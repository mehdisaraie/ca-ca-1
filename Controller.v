==> flow/design.v <==
module Controller (clk, rst, start, Y0Yminus1, done, ldX, ldY, ldA, initA, initYminusOne,
			 aBarS, shRA, shRY, ldYminusOne, selR, selL);
input clk;
input rst;
input start;
input [1:0] Y0Yminus1;
output done;
output ldX;
output ldY;
output ldA;
output initA;
output initYminusOne;
output aBarS;
output shRA;
output shRY;
output ldYminusOne;
output selR;
output selL;
	wire initC, icC, co;
	Counter_3bit counter (
		.clk(clk),
		.rst(rst),
		.ldEn(initC),
		.icC(icC),
		.parIn(3'b010),
		.co(co)
		);
	StateMachine sm (
		.clk(clk),
 		.rst(rst),
		.start(start),
		.Y0Yminus1(Y0Yminus1),
		.co(co),
		.done(done),
		.ldX(ldX), 
		.ldY(ldY),
		.ldA(ldA),
		.initA(initA),
		.initC(initC),
		.initYminusOne(initYminusOne),
		.aBarS(aBarS),
		.shRA(shRA),
		.shRY(shRY),
		.icC(icC),
		.ldYminusOne(ldYminusOne), 
		.selR(selR),
 		.selL(selL)
		);
endmodule
module Counter_3bit (clk, rst, ldEn, icC, parIn, count, co);
input clk;
input rst;
input ldEn;
input icC;
input [2:0] parIn;
output reg [2:0] count;
output co;
	always @(posedge clk or posedge rst) begin
		if (rst) count <= 3'b000;
		else if (ldEn) count <= parIn;
		else if (icC) count <= count + 1;
	end
	assign co = &count;
endmodule 
module StateMachine (clk, rst, start, Y0Yminus1, co, done, ldX, ldY, ldA, initA, initC, initYminusOne,
			 aBarS, shRA, shRY, icC, ldYminusOne, selR, selL);
input clk;
input rst;
input start;
input [1:0] Y0Yminus1;
input co;
output reg done;
output reg ldX;
output reg ldY;
output reg ldA;
output reg initA;
output reg initC;
output reg initYminusOne;
output reg aBarS;
output reg shRA;
output reg shRY;
output reg icC;
output reg ldYminusOne;
output reg selR;
output reg selL;
	parameter Idle = 4'b0000, Init1 = 4'b0001, Init2 = 4'b0010, Check = 4'b0011, Add = 4'b0100,
		Sub = 4'b0101, Shift = 4'b0110, Exp1 = 4'b0111, Exp2 = 4'b1000;
	reg [3:0] ns, ps; 
	always @(ps or start or co) begin
		ns = 4'b0000;
		case (ps)
		Idle: ns = start? Init1: Idle;
		Init1: ns = Init2;
		Init2: ns = Check;
		Check: ns = (Y0Yminus1 == 2'b01)? Add:
			    (Y0Yminus1 == 2'b10)? Sub: Shift;
		Add: ns = Shift;
		Sub: ns = Shift;
		Shift: ns = co? Exp1: Check;
		Exp1: ns = Exp2;
		Exp2: ns = Idle;
		default: ns = Idle;
		endcase
	end
	always @(ps) begin
		{done, ldX, ldY, ldA, initA, initC, initYminusOne,
			aBarS, shRA, shRY, icC, ldYminusOne, selR, selL} = 13'b0;
		case (ps)
		Init1: {ldX, initA, initC, initYminusOne} = 4'b1111;
		Init2: ldY = 1'b1;
		Add: {aBarS, ldA} = 2'b01;
		Sub: {aBarS, ldA} = 2'b11;
		Shift: {shRA, icC, shRY, ldYminusOne} = 4'b1111;
		Exp1: {done, selL} = 2'b11;
		Exp2:{done, selR} = 2'b11;
		endcase
	end
	always @(posedge clk or posedge rst) begin
		if (rst) ps <= 4'b0000;
		else ps <= ns;
	end
endmodule 
======== From RTL to reports: Controller ========
The steps from the RTL of Controller to its reports follow in flow order.
Lines are those of the file above, counted from 1.
Operators: Yosys type, input widths -> output width; for muxes data width and select width s.
Not given: n/a
design
  top ..................................... Controller
  clock port .............................. clk
  library ................................. sky130hd
  library corner .......................... tt_025C_1v80

======== After elaboration ========
Yosys after proc, flatten, opt, wreduce and memory -nomap, before mapping. Memory bits, and registers merged into a memory's read port (data or address), are not among the register bits. Print and check cells are not counted. Equal cells are merged and count once.
bit counts
  bits in registers ....................... 7
  bits of input ports ..................... 5
  output and inout bits ................... 12
  elaborated cells ........................ 33
cells by class
  add/subtract/negate cells ............... 1
  eq/ne operators ......................... 10
  multiplexer cells ....................... 15
  reduce/logical cells .................... 5
operator list
  cell                 count
  $pmux 4 s7           1
  $eq 4x3->1 const B   4
  $mux 3               3
  $mux 1               9
  $eq 4x2->1 const B   2
  $reduce_or 2->1      2
  $eq 4x1->1 const B   1
  $eq 4x4->1 const B   1
  $logic_not 4->1      1
  $mux 4               1
  $add 3x1->3 const B  1
  $reduce_and 3->1     1
  $eq 2x1->1 const B   1
  $eq 2x2->1 const B   1
  $reduce_bool 2->1    1
  $mux 2               1

======== Longest topological paths ========
Longest topological path by Yosys (ltp), each cell counted once; first at word level (registers and memories cut), then after technology mapping (sequential cells cut; the memories' decode and read muxes count).
logic depth
  depth in word-level cells ............... 4
  ABC_AREA ................................ 0
  gate-level depth with buffers ........... 4
  mapped depth without buffers ............ 4

======== Synthesis result ========
Source: synth_stat.txt of the flow (Yosys; design flattened, memories mapped). It holds for the ABC_AREA given above (unset counts as 0); a run with the other value may have another netlist.
The area totals of this step are shown rounded.
synthesis totals
  mapped cells ............................ 40
  mapped area ............................. 504 µm²
  area of sequential cells ................ 302 µm²
  flip-flops .............................. 12
  buffers ................................. 4
cells by type
  cell type                 count  area in all (µm²)
  sky130_fd_sc_hd__dfrtp_1  11     275.264
  sky130_fd_sc_hd__ha_1     4      50.048
  sky130_fd_sc_hd__buf_4    4      30.029
  sky130_fd_sc_hd__dfstp_2  1      26.275
  sky130_fd_sc_hd__and2_1   3      18.768
  sky130_fd_sc_hd__inv_1    5      18.768
  sky130_fd_sc_hd__a21o_1   2      15.014
  sky130_fd_sc_hd__or2_2    2      12.512
  sky130_fd_sc_hd__mux2i_1  1      10.01
  sky130_fd_sc_hd__a211o_1  1      8.758
  sky130_fd_sc_hd__a21o_2   1      8.758
  sky130_fd_sc_hd__xnor2_1  1      8.758
  sky130_fd_sc_hd__and2_2   1      7.507
  sky130_fd_sc_hd__nor2_1   2      7.507
  sky130_fd_sc_hd__nor2b_1  1      6.256
By module: a second synthesis without flattening, with its own total; a netlist apart from the flattened one above.
unflattened totals
  cell total of the unflattened synthesis .. 48
  area (unflattened synthesis) ............ 544 µm²
Rows give one instance, submodules left out.
modules
  module        instances  cells  area (µm²)  sequential area (µm²)
  StateMachine  1          31     378         226
  Counter_3bit  1          15     159         75.1
  Controller    1          2      7.5         0.0

======== Worst setup path after synthesis ========
Source: OpenSTA report_checks on the synthesized netlist (no wires, ideal clock, input and output delay 20% of the period each), path of least setup slack; recovery checks are left aside. Register names are those of the netlist, which keeps one name where synthesis merged equal registers.
path after synthesis
  kind .................................... flip-flop to output port
  start point ............................. reg sm.ps
  end point ............................... out done
  period .................................. 2.32 ns
  external output delay ................... 0.464 ns
  time at the first pin ................... 0.000 ns
  arrival time ............................ 0.727 ns
  required time ........................... 1.856 ns
  setup slack ............................. 1.129 ns
  path delay .............................. 0.727 ns
  stages on the path ...................... 2
  buffers on the path ..................... 0
  synthesis period reached ................ 1.191 ns
"path delay" is the arrival time less input delay plus setup time.
A path that ends at an output port has no setup time.
"stages on the path" counts driving pins, that of a launching flip-flop among them; a cell with two outputs on the path counts twice.
"synthesis period reached" is the clock period less the worst setup slack; recovery checks do not enter. This is arithmetic on one report: input and output delays are still those of the set period (20% each).
Where an end lacks its bit number, it is one bit of the signal, or one of the new flip-flops if synthesis recoded a state register.
between the ends, after synthesis
  path through ............................ sky130_fd_sc_hd__dfrtp_1 sky130_fd_sc_hd__or2_2
RTL lines, path after synthesis
  what                line  RTL
  start: declaration  88    reg [3:0] ns, ps;
  start: assignment   119   if (rst) ps <= 4'b0000;
  start: assignment   120   else ps <= ns;
  end: declaration    7     output done;
Chain of elaborated cells between the ends: none given.

======== Worst path after layout ========
From the final timing report of record 1: the path of least setup slack in the routed layout; clock arrival at registers is part of the times.
path after layout
  kind .................................... flip-flop to output port
  start point ............................. reg sm.ps
  end point ............................... out done
  period .................................. 0.758 ns
  external output delay ................... 0.15 ns
  time at the first pin ................... 0.27 ns
  arrival time ............................ 1.03 ns
  required time ........................... 0.61 ns
  setup slack ............................. -0.42 ns
  stages on the path ...................... 3
  buffers on the path ..................... 1
Where an end lacks its bit number, it is one bit of the signal, or one of the new flip-flops if synthesis recoded a state register.
Between the ends stands the longest chain of elaborated cells between them, by number of cells; it is not shown to be the way that was timed. Of several equally long chains one is given.
Each line given opens the expression or statement behind the cell; cells for indexed reads and writes are added by Yosys, which also makes memories of some case tables.
between the ends, after layout
  path through ............................ sky130_fd_sc_hd__dfrtp_1 sky130_fd_sc_hd__or2_4 sky130_fd_sc_hd__buf_6
  length of the longest elaborated chain .. 3
  elaborated cells between the ends (all ways) .. 4
  those cells by class .................... eq/ne (2); mux (1); reduce/logical (1)
RTL lines, path after layout
  what                line  RTL
  start: declaration  88    reg [3:0] ns, ps;
  start: assignment   119   if (rst) ps <= 4'b0000;
  start: assignment   120   else ps <= ns;
  $eq 4x3->1          108   case (ps)
  $reduce_or 2->1     n/a
  $mux 1              108
  end: declaration    7     output done;

Lab notebook: Controller

Settings and measured results of 2 stored flow runs for module Controller (sky130hd), not sorted in any way. The constraints put input and output delay at 20% of the set period each and load the outputs with 0.01 pF.
"clock period reached" means the clock period less the worst setup slack. The figure is calculated, with input and output delays left at 20% of the set period.
"critical setup path time" means the part of the period allowed to the worst setup path (the constraints hold back 20% at inputs and 20% at outputs) less its slack; where the path has registers, the arrival times of their clocks count too.
"total power of the final layout" is the tool's figure for a default switching activity; nothing was simulated.
Results are given in rounded form.

---- record 1 ----
settings
  period_ns = 0.758
  CORE_UTILIZATION = 39
  SETUP_SLACK_MARGIN = 0.17
  PLACE_DENSITY_LB_ADDON = 0.03
  CELL_PAD_IN_SITES_GLOBAL_PLACEMENT = 3
  ABC_AREA = 0
  GPL_TIMING_DRIVEN = 1
  SLEW_MARGIN = 25
  MIN_ROUTING_LAYER = met2
  CAP_MARGIN = 20
  CORE_MARGIN = 2
results
  synthesized cell area ................... 504 µm²
  area inside the die boundary ............ 1600 µm²
  standard-cell area after routing ........ 920 µm²
  final utilization ....................... 79.5 %
  lowest setup slack ...................... -0.423 ns
  post-route setup TNS .................... -5.47 ns
  total power of the final layout ......... 1200 uW
  clock period reached .................... 1.181 ns
  critical setup path time ................ 1.03 ns
  worst setup path type ................... flip-flop to output port

---- record 2 ----
settings
  period_ns = 1.96
  CORE_UTILIZATION = 46
  SETUP_SLACK_MARGIN = 0.56
  PLACE_DENSITY_LB_ADDON = 0.01
  TNS_END_PERCENT = 95
  ABC_AREA = 0
  GPL_ROUTABILITY_DRIVEN = 0
  CAP_MARGIN = 10
  SLEW_MARGIN = 40
  CORE_MARGIN = 2
results
  synthesized cell area ................... 504 µm²
  area inside the die boundary ............ 1380 µm²
  standard-cell area after routing ........ 712 µm²
  final utilization ....................... 72.9 %
  lowest setup slack ...................... 0.498 ns
  post-route setup TNS .................... 0.000 ns
  total power of the final layout ......... 457 uW
  clock period reached .................... 1.462 ns
  critical setup path time ................ 1.07 ns
  worst setup path type ................... flip-flop to output port
